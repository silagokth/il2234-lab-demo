==> flow/design.v <==
`timescale 1ns / 1ps
module configurable_clock_divider #(
    parameter DIVISOR_WIDTH = 16
) (
    input logic rst_n,
    input logic clk_in,
    input logic [DIVISOR_WIDTH-1:0] divisor,
    input logic load,
    output logic clk_out
);
  logic [DIVISOR_WIDTH-1:0] counter, divisor_reg;
  always_ff @(posedge clk_in or negedge rst_n) begin
    if (!rst_n) begin
      counter <= 0;
      clk_out <= 0;
      divisor_reg <= 0;
    end else begin
      if (load) begin
        divisor_reg <= divisor;
        counter <= divisor;
        clk_out <= 0;
      end 
      else if (counter == 0) begin
        counter <= divisor_reg;
        clk_out <= ~clk_out;
      end 
      else begin
        counter <= counter - 1;
      end
    end
  end
endmodule
# --- From RTL to reports: configurable_clock_divider ---
# Tool output for the design above, in the order of the flow.
# Lines are those of the file above, counted from 1.
# Library cell names are shortened.
design:
  top: "configurable_clock_divider"
  clock_port: "clk_in"
  lib: "sky130hd"
  pvt_corner: "tt_025C_1v80"

# --- Word-level counts ---
# Source: Yosys, flattened and elaborated, memories not mapped. Widths are those after wreduce. Registers that Yosys merges into a memory's read port (data or address) are not register bits. Print and check cells do not count. Equal cells are merged and count once.
word_totals:
  inputBits: 19
  reg_bits: 33
  wordCells: 11
  output_inout_bits: 1
classes:
  add_sub_neg: 1
  logic: 1
  reduce_and_logical: 2
  n_mux: 4
ops:
  columns: ["operator", "count"]
  rows:
  - ["two-way mux 16 bit", 2]
  - ["subtractor 16 x 1 -> 16 bit (second input constant)", 1]
  - ["logical NOT 16 bit", 1]
  - ["nonzero test 2 bit", 1]
  - ["two-way mux 1 bit", 2]
  - ["NOT 1 bit", 1]

# --- Longest topological paths ---
# Longest topological path by Yosys (ltp), each cell counted once; first at word level (registers and memories cut), then after technology mapping (sequential cells cut; the memories' decode and read muxes count).
depth:
  word_depth: 3
  abc_area: 0
  mapped_depth: 9
  depth_no_buf: 6

# --- Mapped cells and area ---
# The flow's flattened synthesis, as Yosys stat reports it; memories are mapped. The netlist is that of the ABC_AREA named above (0 if unset); the other value can give another one.
# The area totals of this step are shown rounded.
types:
  columns: ["type", "count", "type_area_um2"]
  rows:
  - ["dfrtp_1", 33, 825.792]
  - ["o21ai_0", 20, 100.096]
  - ["o31ai_1", 11, 82.579]
  - ["inv_1", 19, 71.318]
  - ["nand2_1", 17, 63.811]
  - ["nor3_1", 12, 60.058]
  - ["mux2i_1", 5, 50.048]
  - ["nor2_1", 13, 48.797]
  - ["o31a_1", 4, 35.034]
  - ["buf_6", 3, 33.782]
  - ["clkbuf_1", 9, 33.782]
  - ["ha_1", 2, 25.024]
  - ["nor4_1", 4, 25.024]
  - ["mux2_2", 2, 22.522]
  - ["or4_1", 3, 22.522]
  - ["or4_4", 2, 22.522]
  - ["nor4_4", 1, 21.27]
  - ["xnor2_1", 2, 17.517]
# Not listed: further types 18, cells in them 20.
synth_totals:
  buffers: 14
  flip_flops: 33
  cells: 182
  yosys_area_um2: 1720
  seqArea_um2: 826

# --- Timing after synthesis ---
# Source: OpenSTA report_checks on the synthesized netlist (no wires, ideal clock, input and output delay 20% of the period each), path of least setup slack; recovery checks are left aside. Register names are those of the netlist, which keeps one name where synthesis merged equal registers.
synth_timing:
  path_type: "flip-flop to flip-flop"
  startpoint: "register counter[0]"
  endpoint: "register counter[3]"
  period_ns: 2.41
  driving_pins: 10
  t_required_ns: 2.275
  path_buffers: 3
  slack_ns: 0.155
  t_arrival_ns: 2.121
  launch_ns: 0.000
  setup_time_ns: 0.135
  path_delay_ns: 2.256
  synth_period_reached_ns: 2.255
# "path_delay_ns" = arrival - input delay + setup time.
# "driving_pins": output pins that drive a net of the path, with the launching flip-flop's if there is one; two outputs of one cell count as two.
# "synth_period_reached_ns" is the clock period less the worst setup slack; recovery checks do not enter. This is arithmetic on one report: input and output delays are still those of the set period (20% each).
# Between the ends stands the longest chain of elaborated cells between them, by number of cells; it is not shown to be the way that was timed. Of several equally long chains one is given.
# Each line given opens the expression or statement behind the cell; cells for indexed reads and writes are added by Yosys, which also makes memories of some case tables.
# At most two assigning lines are given for a register; there are more.
synth_between:
  cell_sequence: "dfrtp_1 > inv_1 > ha_1 > or4b_1 > clkbuf_1 > or4_4 > buf_6 > buf_2 > nor2_1 > o31ai_2"
  elab_chain_len: 3
  cone_cells: 4
  cone_lines: 3
  classes_between: "add/sub: 1; mux: 2; reduce/logical: 1"
synth_lines:
  columns: ["element", "line_no", "text"]
  rows:
  - ["start: declaration", 11, "logic [DIVISOR_WIDTH-1:0] counter, divisor_reg;"]
  - ["start: assignment", 20, "counter <= divisor;"]
  - ["start: assignment", 24, "counter <= divisor_reg;"]
  - ["subtractor 16 x 1 -> 16 bit", 28, "counter <= counter - 1;"]
  - ["two-way mux 16 bit", 23, "else if (counter == 0) begin"]
  - ["two-way mux 16 bit", 18, "if (load) begin"]
  - ["end: assignment", 20, null]
  - ["end: assignment", 24, null]
  - ["end: declaration", 11, null]

# --- Worst path after layout ---
# From the final timing report of run A: the path of least setup slack in the routed layout; clock arrival at registers is part of the times.
layout_timing:
  path_type: "flip-flop to flip-flop"
  startpoint: "register counter[0]"
  endpoint: "register counter[1]"
  driving_pins: 7
  t_arrival_ns: 2.57
  slack_ns: 1.59
  period_ns: 4.0
  launch_ns: 0.27
  setup_time_ns: 0.11
  t_required_ns: 4.16
  path_buffers: 0
# Between the ends stands the longest chain of elaborated cells between them, by number of cells; it is not shown to be the way that was timed. Of several equally long chains one is given.
# At most two assigning lines are given for a register; there are more.
layout_between:
  cell_sequence: "dfrtp_1 > inv_1 > ha_1 > or4b_1 > nor4_4 > mux2i_1 > mux2_2"
  elab_chain_len: 3
  cone_cells: 4
  cone_lines: 3
  classes_between: "add/sub: 1; mux: 2; reduce/logical: 1"
layout_lines:
  columns: ["element", "line_no", "text"]
  rows:
  - ["start: declaration", 11, "logic [DIVISOR_WIDTH-1:0] counter, divisor_reg;"]
  - ["start: assignment", 20, "counter <= divisor;"]
  - ["start: assignment", 24, "counter <= divisor_reg;"]
  - ["subtractor 16 x 1 -> 16 bit", 28, "counter <= counter - 1;"]
  - ["two-way mux 16 bit", 23, "else if (counter == 0) begin"]
  - ["two-way mux 16 bit", 18, "if (load) begin"]
  - ["end: assignment", 20, null]
  - ["end: assignment", 24, null]
  - ["end: declaration", 11, null]

Measured results for configurable_clock_divider: 2 stored runs of the Yosys and OpenROAD flow on sky130hd. The settings differ; the order carries no meaning. The constraints put input and output delay at 20% of the set period each and load the outputs with 0.01 pF.
By "achieved_period_ns" is meant the clock period of the run minus its worst setup slack. This is arithmetic on one report: input and output delays are still those of the set period (20% each).
"worst_path_ns" means the part of the period allowed to the worst setup path (the constraints hold back 20% at inputs and 20% at outputs) less its slack; where the path has registers, the arrival times of their clocks count too.
"total_power_w" rests on the timing tool's default activity at the inputs, not on a simulated workload.
The measured numbers are rounded.

--- run A ---
==> flow/run.sh <==
#!/bin/bash
# the make line also repeats the synthesis and layout settings of config.mk as NAME=value (left out here)
make -C /OpenROAD-flow-scripts/flow DESIGN_CONFIG=/design/flow/config.mk WORK_HOME=/design/flow/orfs CLKGATE_MAP_FILE= finish
==> flow/config.mk <==
export PLATFORM = sky130hd
export DESIGN_NAME = configurable_clock_divider
export DESIGN_NICKNAME = configurable_clock_divider
export VERILOG_FILES = /design/flow/design.v
export SDC_FILE = /design/flow/constraint.sdc
export NUM_CORES = 4
export LEC_CHECK = 0
export CAP_MARGIN = 20
export CORE_MARGIN = 2
export CORE_UTILIZATION = 40
export SLEW_MARGIN = 20
==> flow/constraint.sdc <==
create_clock -name core_clock -period 4.0 [get_ports {clk_in}]
set_input_delay 0.8000 -clock core_clock [delete_from_list [all_inputs] [get_ports {clk_in}]]
set_output_delay 0.8000 -clock core_clock [all_outputs]
set_load 0.01 [all_outputs]

==> results, as YAML <==
results:
  total_power_w: 0.000795
  stdcell_area_um2: 2010
  achieved_period_ns: 2.408
  setup_tns_ns: 0.000
  total_die_area_um2: 4840
  ys_area_um2: 1720
  worst_path_ns: 2.41
  path_kind: "flip-flop to flip-flop"
  setup_ws_ns: 1.59
  layout_utilization_frac: 0.496

--- run B ---
==> flow/run.sh <==
#!/bin/bash
# the make line also repeats the synthesis and layout settings of config.mk as NAME=value (left out here)
make -C /OpenROAD-flow-scripts/flow DESIGN_CONFIG=/design/flow/config.mk WORK_HOME=/design/flow/orfs CLKGATE_MAP_FILE= finish
==> flow/config.mk <==
export PLATFORM = sky130hd
export DESIGN_NAME = configurable_clock_divider
export DESIGN_NICKNAME = configurable_clock_divider
export VERILOG_FILES = /design/flow/design.v
export SDC_FILE = /design/flow/constraint.sdc
export NUM_CORES = 4
export LEC_CHECK = 0
export ABC_AREA = 1
export CAP_MARGIN = 20
export CELL_PAD_IN_SITES_DETAIL_PLACEMENT = 0
export CORE_MARGIN = 9
export CORE_UTILIZATION = 46
export CTS_CLUSTER_DIAMETER = 337
export CTS_CLUSTER_SIZE = 31
export GPL_TIMING_DRIVEN = 0
export PLACE_DENSITY_LB_ADDON = 0.01
export SETUP_SLACK_MARGIN = 0.01
export SLEW_MARGIN = 40
==> flow/constraint.sdc <==
create_clock -name core_clock -period 1.8 [get_ports {clk_in}]
set_input_delay 0.3600 -clock core_clock [delete_from_list [all_inputs] [get_ports {clk_in}]]
set_output_delay 0.3600 -clock core_clock [all_outputs]
set_load 0.01 [all_outputs]

==> results, as YAML <==
results:
  total_power_w: 0.00201
  stdcell_area_um2: 2200
  achieved_period_ns: 1.588
  setup_tns_ns: 0.000
  total_die_area_um2: 6500
  ys_area_um2: 1800
  worst_path_ns: 1.59
  path_kind: "flip-flop to flip-flop"
  setup_ws_ns: 0.212
  layout_utilization_frac: 0.591
